==> flow/design.v <==
`timescale 1ns / 1ps
module debouncer(input logic clk, input logic button,output logic pulse );
logic [24:0] timer;
typedef enum logic [1:0]{S0,S1,S2,S3} states;
states state, nextState;
logic gotInput;
always_ff@(posedge clk)
    begin    
        state <= nextState;
        if(gotInput)
            timer <= 25000000; 
        else
            timer <= timer - 1;
    end
always_comb
    case(state)
        S0: if(button) 
            begin  
                nextState = S1;    
                gotInput = 1;
            end
            else begin nextState = S0; gotInput = 0; end
        S1: begin nextState = S2; gotInput = 0; end
        S2: begin nextState = S3; gotInput = 0; end
        S3: begin if(timer == 0) nextState = S0; else nextState = S3; gotInput = 0; end
        default: begin nextState = S0; gotInput = 0; end
        endcase
assign pulse = ( state == S1 );
endmodule
[Step by step through the tools: debouncer]
What the tools print for debouncer, step after step.
Lines are those of the file above, counted from 1.
Library cell names are shortened.
A cell with n/a has no value.
Design
  design top: debouncer
  clock port: clk
  cell library: sky130hd
  library corner: tt_025C_1v80

[Elaborated design]
Source: Yosys, flattened and elaborated, memories not mapped. Widths are those after wreduce; folded enables and synchronous resets count as part of the registers. Registers that Yosys merges into a memory's read port (data or address) are not register bits. Print and check cells do not count.
Bit counts
  register bits: 27
  input bits: 2
  output and inout port bits: 1
  cells after elaboration: 14
Cells by class
  $add $sub $neg: 1
  equal/unequal tests: 3
  muxes and demuxes: 5
  reductions and logical operators: 3
Operators with widths (count)
  subtractor 25 x 1 -> 25 bit (second input constant): 1
  zero test 25 bit: 1
  case mux 2 bit (select 4 bit): 1
  equality test 2 bit (second input constant): 2
  OR reduction 3 bit: 1
  equality test 2 x 1 -> 1 bit (second input constant): 1
  zero test 2 bit: 1
  case mux 1 bit (select 2 bit): 1
  two-way mux 2 bit: 1
  two-way mux 1 bit: 2

[Logic depth]
Longest topological path by Yosys (ltp), each cell counted once; first at word level (registers and memories cut), then after technology mapping (sequential cells cut; the memories' decode and read muxes count).
Depth
  depth in word-level cells: 3
  ABC_AREA: 0
  depth in mapped cells: 7
  depth with buffers taken out: 6

[Synthesis result]
The flow's flattened synthesis, as Yosys stat reports it; memories are mapped. The netlist is that of the ABC_AREA named above (0 if unset); the other value can give another one.
Totals and module areas in this step are rounded.
Cell types
  dfxtp_1: count 27, total area 540.518 µm²
  nor2_1: count 21, total area 78.826 µm²
  xnor2_1: count 6, total area 52.55 µm²
  a21oi_1: count 9, total area 45.043 µm²
  or4_1: count 5, total area 37.536 µm²
  mux2i_1: count 3, total area 30.029 µm²
  nor3_1: count 6, total area 30.029 µm²
  o21ai_0: count 6, total area 30.029 µm²
  or3b_2: count 3, total area 26.275 µm²
  and3_1: count 4, total area 25.024 µm²
  nor4_1: count 4, total area 25.024 µm²
  or3_1: count 4, total area 25.024 µm²
  and2_1: count 3, total area 18.768 µm²
  a31o_2: count 2, total area 17.517 µm²
  clkbuf_1: count 4, total area 15.014 µm²
  inv_1: count 4, total area 15.014 µm²
  nand3_1: count 3, total area 15.014 µm²
  o31ai_1: count 2, total area 15.014 µm²
Other cell types: 19; their cells: 22.
Synthesis totals
  cells in the netlist: 138
  mapped area: 1200 µm²
  sequential area: 540 µm²
  mapped flip-flops: 27
  buffers: 6

[Worst setup path after synthesis]
Path of least setup slack by OpenSTA after synthesis, without wires, with an ideal clock, recovery checks aside; 20% of the period is set as input and as output delay. Where synthesis merged equal registers, the netlist keeps one of their names.
Timing path post-synthesis
  path type: flip-flop to flip-flop
  from: register timer[0]
  to: register state[0]
  clock period: 2780 ps
  setup time: 122 ps
  launch time at the first pin: 0 ps
  data arrival time: 2207 ps
  required time: 2658 ps
  path slack: 451 ps
  path delay: 2329 ps
  stages on the path: 8
  buffers on the path: 1
  synthesis period reached: 2329 ps
"path delay" is the arrival time less input delay plus setup time.
"stages on the path": output pins that drive a net of the path, with the launching flip-flop's if there is one; two outputs of one cell count as two.
"synthesis period reached" = period - worst setup slack (recovery checks aside). The figure is calculated, with input and output delays left at 20% of the set period.
Between the ends stands the longest chain of elaborated cells between them, by number of cells; it is not shown to be the way that was timed. Of several equally long chains one is given.
Each line given opens the expression or statement behind the cell; cells for indexed reads and writes are added by Yosys, which also makes memories of some case tables.
Between the ends, post-synthesis
  cells stage by stage: dfxtp_1 -> inv_1 -> ha_1 -> or3b_2 -> or2_2 -> clkbuf_1 -> or4b_4 -> o32a_1
  length of the longest elaborated chain: 3
  elaborated cells on any way between the ends: 3
  source lines of those cells: 2
  those cells by class: 2 x mux; 1 x reduce/logical
Ends and longest elaborated chain, post-synthesis
  from (decl): line 3  | logic [24:0] timer;
  from (assign): line 11  | timer <= 25000000;
  from (assign): line 13  | timer <= timer - 1;
  zero test 25 bit: line 25  | S3: begin if(timer == 0) nextState = S0; else nextState = S3; gotInput = 0; end
  two-way mux 2 bit: line 25
  case mux 2 bit (select 4 bit): line 16  | case(state)
  to (assign): line 9  | state <= nextState;
  to (decl): line 5  | states state, nextState;

[Path in the finished layout]
From the final timing report of run A: the path of least setup slack in the routed layout; clock arrival at registers is part of the times.
The report prints the path's times to 10 ps; the period is as set.
Timing path post-layout
  path type: flip-flop to flip-flop
  from: register timer[0]
  to: register state[0]
  clock period: 2550 ps
  setup time: 100 ps
  launch time at the first pin: 270 ps
  data arrival time: 2540 ps
  required time: 2720 ps
  path slack: 180 ps
  stages on the path: 7
  buffers on the path: 0
Between the ends stands the longest chain of elaborated cells between them, by number of cells; it is not shown to be the way that was timed. Of several equally long chains one is given.
Between the ends, post-layout
  cells stage by stage: dfxtp_1 -> inv_1 -> ha_1 -> or3b_2 -> or2_2 -> or4b_4 -> o32a_1
  length of the longest elaborated chain: 3
  elaborated cells on any way between the ends: 3
  source lines of those cells: 2
  those cells by class: 2 x mux; 1 x reduce/logical
Ends and longest elaborated chain, post-layout
  from (decl): line 3  | logic [24:0] timer;
  from (assign): line 11  | timer <= 25000000;
  from (assign): line 13  | timer <= timer - 1;
  zero test 25 bit: line 25  | S3: begin if(timer == 0) nextState = S0; else nextState = S3; gotInput = 0; end
  two-way mux 2 bit: line 25
  case mux 2 bit (select 4 bit): line 16  | case(state)
  to (assign): line 9  | state <= nextState;
  to (decl): line 5  | states state, nextState;

## Implementation results

Record of 2 stored runs of the RTL-to-layout flow on debouncer, platform sky130hd. The runs are unordered. Constraints: input delay and output delay 20% of the set period each, output load 0.01 pF.
By "achieved clock period" is meant the clock period of the run minus its worst setup slack. This is arithmetic on one report: input and output delays are still those of the set period (20% each).
"worst setup path time" means the part of the period allowed to the worst setup path (the constraints hold back 20% at inputs and 20% at outputs) less its slack; where the path has registers, the arrival times of their clocks count too.
"power" is the tool's figure for a default switching activity; nothing was simulated.
"worst setup path time" is given in steps of 10 ps.
Measured values are rounded.
[run A] settings: period_ns=2.55, CORE_UTILIZATION=28, CORE_MARGIN=6, GPL_TIMING_DRIVEN=1, CTS_CLUSTER_SIZE=81, SLEW_MARGIN=25, CAP_MARGIN=20
[run A] result: chip area after synthesis (Yosys) 1200 µm², die area 6100 µm², standard-cell area of the final layout 1300 µm², utilization 0.33, worst setup slack after layout 180 ps, total negative slack 0 ps, worst hold slack 450 ps, power 1.1 mW, achieved clock period 2372 ps, worst setup path time 2370 ps, worst setup path kind flip-flop to flip-flop
[run B] settings: period_ns=2.59, CORE_UTILIZATION=50, SETUP_SLACK_MARGIN=-0.11, ABC_AREA=1, GPL_TIMING_DRIVEN=0, CTS_CLUSTER_SIZE=45, SLEW_MARGIN=5, CAP_MARGIN=20, CORE_MARGIN=2
[run B] result: chip area after synthesis (Yosys) 1400 µm², die area 3300 µm², standard-cell area of the final layout 1500 µm², utilization 0.55, worst setup slack after layout 650 ps, total negative slack 0 ps, worst hold slack 430 ps, power 0.60 mW, achieved clock period 1940 ps, worst setup path time 1420 ps, worst setup path kind flip-flop to output port
