==> flow/design.v <==
`timescale 1ns / 1ps
module dataMem( input logic clk, reset, writeEnable, input logic [7:0] writeData, input logic [3:0] writeAddress,
                input logic [3:0] readAddress1, readAddress2,
                output logic [7:0] readData1, readData2);
    logic [7:0] memory [15:0];  
    initial begin
        for ( int i = 0; i < 16; i++) begin
            memory[i] = 8'b0;
        end
    end 
    always_ff @( posedge clk, posedge reset)
        if ( reset) begin
            for ( int i = 0; i < 16; i++) begin
                memory[i] = 8'b0;
            end
        end
        else if ( writeEnable) begin
            memory[writeAddress] <= writeData;
        end
    assign readData1 = memory[readAddress1];
    assign readData2 = memory[readAddress2];              
endmodule
## Tool chain data of dataMem

What the tools print for dataMem, step after step.
Line numbers count from 1 in the design file above.
Operators carry their Yosys type and port widths (W data, S select, Z words).
A cell with - has no value.

| set-up | value |
|---|---|
| top module | dataMem |
| clock port | clk |
| library | sky130hd |
| timing corner | tt_025C_1v80 |

## After elaboration

Counts by Yosys on the flattened word-level netlist (proc, flatten, opt, wreduce). Print and check cells are left out. Cells with the same type and inputs are merged into one.

| word-level totals | value |
|---|---|
| input port bits | 23 |
| elaborated cells | 82 |
| flip-flop bits (word level) | 128 |
| output and inout bits | 16 |

| operators by class | value |
|---|---|
| muxes and demuxes | 2 |
| reduce/logical cells | 19 |
| equal/unequal tests | 45 |

Operators with widths:

| cell | count |
|---|---|
| $pmux W8 S16 | 2 |
| $eq A4 B4 Y1 const B | 24 |
| $eq A4 B3 Y1 const B | 12 |
| $reduce_and A2 Y1 | 16 |
| $eq A4 B2 Y1 const B | 6 |
| $eq A4 B1 Y1 const B | 3 |
| $logic_not A4 Y1 | 3 |

## Depth

Depth = most cells in a row (Yosys ltp): at word level without a register or memory, in the mapped netlist without a sequential cell, where the memories' decode and read muxes count.

| logic depth | value |
|---|---|
| depth in word-level cells | 2 |
| ABC_AREA | 0 |
| mapped depth | 8 |
| depth with buffers taken out | 5 |

## Synthesis result

The flow's flattened synthesis, as Yosys stat reports it; memories are mapped. The netlist is that of the ABC_AREA named above (0 if unset); the other value can give another one.
Totals and module areas in this step are rounded.

| mapped netlist | value |
|---|---|
| buffers | 50 |
| chip area (Yosys) | 7150 um2 |
| flip-flops | 128 |
| standard cells after synthesis | 642 |
| sequential area | 3200 um2 |

Cells by type:

| cell | count | total area (um2) |
|---|---|---|
| sky130_fd_sc_hd__dfrtp_1 | 128 | 3.2E+03 |
| sky130_fd_sc_hd__mux2_2 | 134 | 1.51E+03 |
| sky130_fd_sc_hd__a22oi_1 | 37 | 277.766 |
| sky130_fd_sc_hd__mux2i_1 | 20 | 200.192 |
| sky130_fd_sc_hd__nor2_1 | 46 | 172.666 |
| sky130_fd_sc_hd__nor2b_1 | 21 | 131.376 |
| sky130_fd_sc_hd__a21oi_1 | 24 | 120.115 |
| sky130_fd_sc_hd__mux4_2 | 5 | 112.608 |
| sky130_fd_sc_hd__buf_2 | 21 | 105.101 |
| sky130_fd_sc_hd__o22ai_1 | 16 | 100.096 |
| sky130_fd_sc_hd__a221oi_1 | 11 | 96.342 |
| sky130_fd_sc_hd__nand2_1 | 23 | 86.333 |
| sky130_fd_sc_hd__clkbuf_1 | 22 | 82.579 |
| sky130_fd_sc_hd__nand2b_1 | 12 | 75.072 |
| sky130_fd_sc_hd__a32o_1 | 7 | 70.067 |
| sky130_fd_sc_hd__o32a_1 | 7 | 70.067 |
| sky130_fd_sc_hd__a31oi_1 | 10 | 62.56 |
| sky130_fd_sc_hd__a22o_1 | 7 | 61.309 |

Not listed: further types 30, cells in them 91.

## Path before layout

Path of least setup slack by OpenSTA after synthesis, without wires, with an ideal clock, recovery checks aside; 20% of the period is set as input and as output delay. Where synthesis merged equal registers, the netlist keeps one of their names.

| timing post-synthesis | value |
|---|---|
| kind | input-to-output |
| start point | in readAddress2[3] |
| end point | out readData2[6] |
| stages | 7 |
| slack | 0.070 ns |
| launch time at the first pin | 0.402 ns |
| path buffers | 2 |
| arrival | 1.538 ns |
| external output delay | 0.402 ns |
| delay of the path | 1.136 ns |
| input delay | 0.402 ns |
| data required time | 1.608 ns |
| period | 2.01 ns |
| period reached after synthesis | 1.94 ns |

"delay of the path" = arrival - input delay + setup time.
At an output port there is no setup time.
"stages" counts driving pins, that of a launching flip-flop among them; a cell with two outputs on the path counts twice.
"period reached after synthesis" = period - worst setup slack (recovery checks aside). The figure is calculated, with input and output delays left at 20% of the set period.
The rows between start and end are the longest chain of elaborated cells between them; the timing report does not say that the signal goes this way. Where chains are equally long, one stands for them.
Each line given opens the expression or statement behind the cell; cells for indexed reads and writes are added by Yosys, which also makes memories of some case tables.

| between the ends, post-synthesis | value |
|---|---|
| cells stage by stage | sky130_fd_sc_hd__buf_2 sky130_fd_sc_hd__and2_1 sky130_fd_sc_hd__clkbuf_1 sky130_fd_sc_hd__a22oi_1 sky130_fd_sc_hd__o32a_1 sky130_fd_sc_hd__o221ai_1 sky130_fd_sc_hd__o32a_1 |
| cells in the longest elaborated chain | 2 |
| elaborated cells between the ends (all ways) | 17 |
| RTL lines with such cells | 1 |
| those cells by class | eq/ne: 15; mux: 1; reduce/logical: 1 |

Ends and longest elaborated chain, post-synthesis:

| what | RTL line | source |
|---|---|---|
| start: declaration | 3 | `input logic [3:0] readAddress1, readAddress2,` |
| $eq A4 B4 Y1 | 21 | `assign readData2 = memory[readAddress2];` |
| $pmux W8 S16 | 21 |  |
| end: declaration | 4 | `output logic [7:0] readData1, readData2);` |

## Path in the finished layout

From the final timing report of run 1: the path of least setup slack in the routed layout; clock arrival at registers is part of the times.

| timing after layout | value |
|---|---|
| kind | reg-to-output |
| start point | reg memory[11][6] |
| end point | out readData1[6] |
| period | 2.36 ns |
| arrival | 2.08 ns |
| launch time at the first pin | 0.41 ns |
| slack | -0.20 ns |
| data required time | 1.89 ns |
| stages | 5 |
| external output delay | 0.47 ns |
| path buffers | 1 |

The rows between start and end are the longest chain of elaborated cells between them; the timing report does not say that the signal goes this way. Where chains are equally long, one stands for them.

| between the ends, after layout | value |
|---|---|
| cells stage by stage | sky130_fd_sc_hd__dfrtp_1 sky130_fd_sc_hd__mux4_2 sky130_fd_sc_hd__a221o_1 sky130_fd_sc_hd__o32a_1 sky130_fd_sc_hd__buf_2 |
| cells in the longest elaborated chain | 1 |
| elaborated cells between the ends (all ways) | 1 |
| RTL lines with such cells | 1 |
| those cells by class | mux: 1 |

Ends and longest elaborated chain, after layout:

| what | RTL line | source |
|---|---|---|
| start: declaration | 5 | `logic [7:0] memory [15:0];` |
| start: assignment | 14 | `memory[i] = 8'b0;` |
| start: assignment | 18 | `memory[writeAddress] <= writeData;` |
| $pmux W8 S16 | 20 | `assign readData1 = memory[readAddress1];` |
| end: declaration | 4 | `output logic [7:0] readData1, readData2);` |

Wiki page: dataMem / flow data

2 stored runs of dataMem in the flow (synthesis by Yosys, layout by OpenROAD, sky130hd cells), in arbitrary order. Constraints: input delay and output delay 20% of the set period each, output load 0.01 pF.
"period achieved" means the clock period less the worst setup slack. The figure is calculated, with input and output delays left at 20% of the set period.
"time used up by the worst setup path": the worst setup path's part of the clock period (all of it between registers, 20% less for each end at a port) less its slack. A launch clock that arrives late makes it longer, a capture clock that arrives late makes it shorter.
"power consumption" is the tool's figure for a default switching activity; nothing was simulated.
Values from the reports are rounded here.

#### Run 1

| setting | value |
|---|---|
| period_ns | `2.36` |
| SETUP_SLACK_MARGIN | `0.02` |
| CAP_MARGIN | `20` |
| CORE_MARGIN | `2` |
| CORE_UTILIZATION | `40` |
| SLEW_MARGIN | `20` |

| result | value |
|---|---|
| period achieved | 2.556 ns |
| area of the standard cells in the finished layout | 10300 um2 |
| utilization after routing | 59.1 % |
| worst setup slack after layout | -0.196 ns |
| time used up by the worst setup path | 2.08 ns |
| kind of the worst setup path | reg-to-output |
| final setup TNS | -0.328 ns |
| Yosys chip area after synthesis | 7150 um2 |
| power consumption | 0.00805 W |
| die area | 19000 um2 |

#### Run 2

| setting | value |
|---|---|
| period_ns | `2.43` |
| CORE_UTILIZATION | `27` |
| SETUP_SLACK_MARGIN | `0.35` |
| PLACE_DENSITY_LB_ADDON | `0.15` |
| CELL_PAD_IN_SITES_DETAIL_PLACEMENT | `2` |
| TNS_END_PERCENT | `95` |
| ABC_AREA | `1` |
| CTS_CLUSTER_DIAMETER | `242` |
| CAP_MARGIN | `25` |
| MAX_ROUTING_LAYER | `met5` |
| CORE_MARGIN | `2` |
| SLEW_MARGIN | `20` |

| result | value |
|---|---|
| period achieved | 2.628 ns |
| area of the standard cells in the finished layout | 11300 um2 |
| utilization after routing | 43.1 % |
| worst setup slack after layout | -0.198 ns |
| time used up by the worst setup path | 2.14 ns |
| kind of the worst setup path | input-to-reg |
| final setup TNS | -0.198 ns |
| Yosys chip area after synthesis | 7210 um2 |
| power consumption | 0.00812 W |
| die area | 28000 um2 |
